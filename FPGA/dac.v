==> flow/design.v <==
`timescale 100 ps / 10 ps
module dac#(parameter MSBI=7)(DACout, DACin, Clk, Reset);
output DACout;  
reg DACout;  
input [MSBI+1:0] DACin;  
input Clk;
input Reset;
reg [MSBI+2:0] DeltaAdder;  
reg [MSBI+2:0] SigmaAdder;  
reg [MSBI+2:0] SigmaLatch;  
reg [MSBI+2:0] DeltaB;  
always @(SigmaLatch) DeltaB = {SigmaLatch[MSBI+2], SigmaLatch[MSBI+2]} << (MSBI+1);
always @(DACin or DeltaB) DeltaAdder = DACin + DeltaB;
always @(DeltaAdder or SigmaLatch) SigmaAdder = DeltaAdder + SigmaLatch;
always @(posedge Clk or negedge Reset)
begin
	if(~Reset) begin
		SigmaLatch <= 1'b1 << (MSBI+1);
		DACout <= 1'b0;
	end else begin
		SigmaLatch <= SigmaAdder;
		DACout <= SigmaLatch[MSBI+2];
	end
end
endmodule
module fmq #(parameter OUTPUTS = 88)(input clk, input rst, output [OUTPUTS-1:0] tx, output UART_TX, input UART_RX, output MAIN_CLK_OUT, output RELOAD_OUT, output OE_OUT, input EXT_SYNC, output [4:0] led);
parameter CLOCK=50000000;
parameter FREQ = 40000;
parameter OFFSET_WIDTH = 11;
parameter [OFFSET_WIDTH-2:0] DIVIDE = CLOCK / FREQ / 2 - 1;
parameter DATA_WIDTH = 8;
parameter BAUD = 1250000;  
parameter [15:0] UART_SCALE = CLOCK/(BAUD*8);
parameter VERSION = 8'd7;
reg reload_now;
reg [(OFFSET_WIDTH+1) * OUTPUTS - 1:0] offsets;
wire OE;
genvar j;
generate
	for (j=0; j < OUTPUTS; j=j+1) begin : clock_generator
		clock #(OFFSET_WIDTH) osc(clk, reload_now, offsets[(OFFSET_WIDTH+1)*j+:OFFSET_WIDTH], DIVIDE, offsets[(OFFSET_WIDTH+1)*j+OFFSET_WIDTH], OE, tx[j]);	
	end
endgenerate
assign main_clk_reset = rst && !EXT_SYNC;
clock #(OFFSET_WIDTH) main_clk(clk, main_clk_reset, {OFFSET_WIDTH{1'b0}}, DIVIDE, 1, 1, MAIN_CLK_OUT);
wire dac_clk;
reg [18:0] dac_clk_divisor;
Clock_divider #(19) dac_clk_div(clk, dac_clk, dac_clk_divisor, rst);
reg [8:0] dac_value;
reg [8:0] dac_counter;
reg OE_driver;
always@(posedge dac_clk) begin
	if (!rst) begin
		dac_counter <= 0;
	end else begin
		if (dac_counter < dac_value) begin
			OE_driver <= 1;
		end else begin
			OE_driver <= 0;
		end
		dac_counter <= dac_counter + 1;
	end
end
assign OE = OE_driver;
assign OE_OUT = OE;
reg last_main_clk;
reg reload_next;
assign falling_main_clk = last_main_clk && !MAIN_CLK_OUT; 
assign main_reload_cond = falling_main_clk && reload_next;
always@(posedge clk) begin
	if (main_reload_cond) begin
		reload_now <= 1'b0;  
	end else begin
		reload_now <= 1'b1;
	end
	last_main_clk <= MAIN_CLK_OUT;
end
assign RELOAD_OUT = reload_now;
reg [DATA_WIDTH-1:0]  tx_data;
reg                   tx_valid;
wire tx_ready;
wire [DATA_WIDTH-1:0]  rx_data;
wire                   rx_valid;
reg rx_ready;
wire uart_rst;
assign uart_rst = ~rst; 
uart #(DATA_WIDTH) 
	uart_inst (.clk(clk), .rst(uart_rst), 
		.input_axis_tdata(tx_data), .input_axis_tvalid(tx_valid), .input_axis_tready(tx_ready),
		.output_axis_tdata(rx_data), .output_axis_tvalid(rx_valid), .output_axis_tready(rx_ready), 
		.rxd(UART_RX), .txd(UART_TX), .tx_busy(), .rx_busy(), .rx_overrun_error(), .rx_frame_error(), 
		.prescale(UART_SCALE));
assign led[0] = ~reload_now;
reg [27:0] LEDcounter;
assign led[1] = LEDcounter[24];
assign led[2] = LEDcounter[25];
assign led[3] = LEDcounter[26];
assign led[4] = LEDcounter[27];
integer i;
reg [23:0] cmdbuffer;
always@(posedge clk or negedge rst)
begin
	if (!rst) begin
		LEDcounter <= 32'd0;
      tx_data <= 0;
      tx_valid <= 0;
      rx_ready <= 0;
		offsets <= {OUTPUTS*(OFFSET_WIDTH+1){1'b0}};
		reload_next <= 1'b1;  
		cmdbuffer <= 24'd0;
		dac_value		<= 9'd256;
		dac_clk_divisor <= 19'd100;
	end else begin
		if (main_reload_cond) begin
			reload_next <= 1'b0;  
		end
		LEDcounter <= LEDcounter + 1;
      if (tx_valid) begin
         rx_ready <= 0;
         if (tx_ready) begin
				tx_valid <= 0;
         end
      end else begin
         rx_ready <= 1;
         if (rx_valid) begin
            rx_ready <= ~rx_ready;
				cmdbuffer <= {cmdbuffer[0+:16], rx_data};
            tx_data <= rx_data;
            tx_valid <= 1;
         end
      end
		if (cmdbuffer[23]) begin 
			case(cmdbuffer[22:21])
			2'b00 : begin
				for (i = 0; i < OUTPUTS; i = i+1)
					if (i == {cmdbuffer[20:16],cmdbuffer[14:13]})
						offsets[(OFFSET_WIDTH+1)*i +: OFFSET_WIDTH+1] <= {cmdbuffer[12:8], cmdbuffer[6:0]};
				cmdbuffer <= 24'd0;
			end
			2'b01 : begin
				dac_clk_divisor <= {cmdbuffer[20:16],cmdbuffer[14:8], cmdbuffer[6:0]};
				cmdbuffer <= 24'd0;
			end
			2'b10 : begin  
				if (!tx_valid) begin
					tx_data <= OUTPUTS;
					tx_valid <= 1;
					cmdbuffer <= 24'd0;
				end
			end
			2'b11 : begin  
				case(cmdbuffer[20:19])
				2'b00 : begin
					dac_value <= {cmdbuffer[9:8], cmdbuffer[6:0]};
					cmdbuffer <= 24'd0;
				end
				2'b10 : begin
					reload_next <= 1'b1;  
					cmdbuffer <= 24'd0;
				end
				2'b01 : begin
					if (!tx_valid) begin
						tx_data <= VERSION;
						tx_valid <= 1;
						cmdbuffer <= 24'd0;
					end					
				end
				2'b11 : begin
				end
				endcase
			end
			default: begin
				cmdbuffer <= 24'd0;
			end
			endcase
		end
	end
end
endmodule
# Reports on dac
# The steps from the RTL of dac to its reports follow in flow order.
# Line numbers count from 1 in the design file above.
# Operators: Yosys type, input widths -> output width; for muxes data width and select width s.
# Cell names lack the library's common part.
# Not given: -
# setup
design,dac
clock_port,Clk
library,sky130hd
corner,tt_025C_1v80

# Word level
# Source: Yosys, flattened and elaborated, memories not mapped. Widths are those after wreduce; folded enables and synchronous resets count as part of the registers. Registers that Yosys merges into a memory's read port (data or address) are not register bits. Print and check cells do not count. Equal cells are merged and count once.
# word_totals
regBits,11
inputBits,11
word_cells,4
# classes
addsub,2
# op_table
operator,count
$add 10x10->10,1
$add 9x10->10,1

# Longest topological paths
# Yosys ltp: most cells in a row. Word level: on the elaborated netlist, between registers, memories and ports. Mapped: between sequential cells and ports; inverters and the memories' decode and read muxes count.
# logic_depth
depth_word,2
ABC_AREA,0
ltp_mapped,8
ltp_nobuf,8

# Synthesis result
# The flow's flattened synthesis, as Yosys stat reports it; memories are mapped. The netlist is that of the ABC_AREA named above (0 if unset); the other value can give another one.
# synth_totals
n_buf,0
mapped_area_um2,750.7
stdcells,64
ff_cells,11
# types
cell_type,count
dfrtp_1,10
ha_1,16
fa_1,2
xnor2_1,4
dfstp_2,1
inv_1,5
a21oi_2,2
xor2_1,2
a21o_1,2
a21oi_1,3
nand2_1,4
a211oi_2,1
o31ai_2,1
and4b_1,1
mux2i_1,1
nor3_1,2
a221oi_1,1
o21a_1,1
# Other cell types: 5; their cells: 5.

# Path before layout
# OpenSTA on the mapped netlist: ideal clock, no wires. The path of least setup slack (recovery checks aside). Input and output delay are each 20% of the period. Register names are those of the netlist, which keeps one name where synthesis merged equal registers.
# synth_path
path_type,input -> register
start,in DACin[1]
end,reg SigmaLatch[7]
stages,7
path_slack_ns,-0.026
arrival_ns,1.909
delay_ns,1.634
setup_ns,0.127
tclk_ns,2.01
period_less_setup_slack_ns,2.036
# "delay_ns" = arrival - input delay + setup time.
# "stages" counts driving pins, that of a launching flip-flop among them; a cell with two outputs on the path counts twice.
# "period_less_setup_slack_ns" = period - worst setup slack (recovery checks aside). The figure is calculated, with input and output delays left at 20% of the set period.
# The rows between start and end are the longest chain of elaborated cells between them; the timing report does not say that the signal goes this way. Where chains are equally long, one stands for them.
# Each line given opens the expression or statement behind the cell; cells for indexed reads and writes are added by Yosys, which also makes memories of some case tables.
# synth_via
path_cell_list,ha_1 > ha_1 > fa_1 > a21o_1 > a21oi_2 > o21ai_1 > xor2_1
elab_chain_len,2
cells_between,2
classes_between,add/sub (2)
# synth_lines
item,line_no,rtl
start: declaration,5,input [MSBI+1:0] DACin;
$add 9x10->10,13,always @(DACin or DeltaB) DeltaAdder = DACin + DeltaB;
$add 10x10->10,14,always @(DeltaAdder or SigmaLatch) SigmaAdder = DeltaAdder + SigmaLatch;
end: assignment,18,SigmaLatch <= 1'b1 << (MSBI+1);
end: assignment,21,SigmaLatch <= SigmaAdder;
end: declaration,10,reg [MSBI+2:0] SigmaLatch;

# Worst path after layout
# Path of least setup slack in the final report of flow run 1 (OpenROAD, finished layout, wires in). Where an end is a register, its clock arrival counts in the times.
# layout_path
path_type,input -> register
start,in DACin[1]
end,reg SigmaLatch[7]
setup_ns,0.12
stages,8
tclk_ns,4.5
path_slack_ns,1.70
arrival_ns,2.92
# The rows between start and end are the longest chain of elaborated cells between them; the timing report does not say that the signal goes this way. Where chains are equally long, one stands for them.
# layout_via
path_cell_list,clkdlybuf4s50_1 > ha_1 > ha_1 > fa_1 > a21o_1 > a21oi_2 > o21ai_1 > xor2_1
elab_chain_len,2
cells_between,2
classes_between,add/sub (2)
# layout_lines
item,line_no,rtl
start: declaration,5,input [MSBI+1:0] DACin;
$add 9x10->10,13,always @(DACin or DeltaB) DeltaAdder = DACin + DeltaB;
$add 10x10->10,14,always @(DeltaAdder or SigmaLatch) SigmaAdder = DeltaAdder + SigmaLatch;
end: assignment,18,SigmaLatch <= 1'b1 << (MSBI+1);
end: assignment,21,SigmaLatch <= SigmaAdder;
end: declaration,10,reg [MSBI+2:0] SigmaLatch;

Appendix: measured runs

Top module dac; platform sky130hd; tools Yosys and OpenROAD; 2 stored runs in no particular order. Input and output delays are each 20% of the period that was set; the output load is 0.01 pF.
By "period_reached_ns" is meant the clock period of the run minus its worst setup slack. This is arithmetic on one report: input and output delays are still those of the set period (20% each).
"final_power_mw": no workload was simulated; the value follows from the tool's default switching activity.

Flow run 1, flow files:
==> flow/run.sh <==
#!/bin/bash
# the make line also repeats the synthesis and layout settings of config.mk as NAME=value (left out here)
make -C /OpenROAD-flow-scripts/flow DESIGN_CONFIG=/design/flow/config.mk WORK_HOME=/design/flow/orfs CLKGATE_MAP_FILE= finish
==> flow/config.mk <==
export PLATFORM = sky130hd
export DESIGN_NAME = dac
export DESIGN_NICKNAME = dac
export VERILOG_FILES = /design/flow/design.v
export SDC_FILE = /design/flow/constraint.sdc
export NUM_CORES = 4
export LEC_CHECK = 0
export CAP_MARGIN = 0
export CELL_PAD_IN_SITES_DETAIL_PLACEMENT = 0
export CELL_PAD_IN_SITES_GLOBAL_PLACEMENT = 3
export CORE_ASPECT_RATIO = 1.82
export CORE_MARGIN = 2
export CORE_UTILIZATION = 19
export CTS_CLUSTER_DIAMETER = 369
export GPL_TIMING_DRIVEN = 1
export PLACE_DENSITY = 0.47
export SETUP_SLACK_MARGIN = 0.64
export SLEW_MARGIN = 25
export TNS_END_PERCENT = 55
==> flow/constraint.sdc <==
create_clock -name core_clock -period 4.5 [get_ports {Clk}]
set_input_delay 0.9000 -clock core_clock [delete_from_list [all_inputs] [get_ports {Clk}]]
set_output_delay 0.9000 -clock core_clock [all_outputs]
set_load 0.01 [all_outputs]

==> results of flow run 1, as CSV <==
result,value
final_power_mw,0.7339
design.die.area_um2,4492.8
synth_chip_area_um2,750.7
period_reached_ns,2.803
tns_setup_ns,0.000
worstSetupSlack_ns,1.697
ws_hold_ns,0.376
cell_area_final_um2,965.9
fin_util_pct,25.7

Flow run 2, flow files:
==> flow/run.sh <==
#!/bin/bash
# the make line also repeats the synthesis and layout settings of config.mk as NAME=value (left out here)
make -C /OpenROAD-flow-scripts/flow DESIGN_CONFIG=/design/flow/config.mk WORK_HOME=/design/flow/orfs CLKGATE_MAP_FILE= finish
==> flow/config.mk <==
export PLATFORM = sky130hd
export DESIGN_NAME = dac
export DESIGN_NICKNAME = dac
export VERILOG_FILES = /design/flow/design.v
export SDC_FILE = /design/flow/constraint.sdc
export NUM_CORES = 4
export LEC_CHECK = 0
export CAP_MARGIN = 20
export CORE_MARGIN = 2
export CORE_UTILIZATION = 40
export SLEW_MARGIN = 20
==> flow/constraint.sdc <==
create_clock -name core_clock -period 3.81 [get_ports {Clk}]
set_input_delay 0.7620 -clock core_clock [delete_from_list [all_inputs] [get_ports {Clk}]]
set_output_delay 0.7620 -clock core_clock [all_outputs]
set_load 0.01 [all_outputs]

==> results of flow run 2, as CSV <==
result,value
period_reached_ns,2.597
tns_setup_ns,0.000
synth_chip_area_um2,750.7
worstSetupSlack_ns,1.213
fin_util_pct,52.6
cell_area_final_um2,918.4
design.die.area_um2,2239.2
ws_hold_ns,0.381
final_power_mw,0.8063
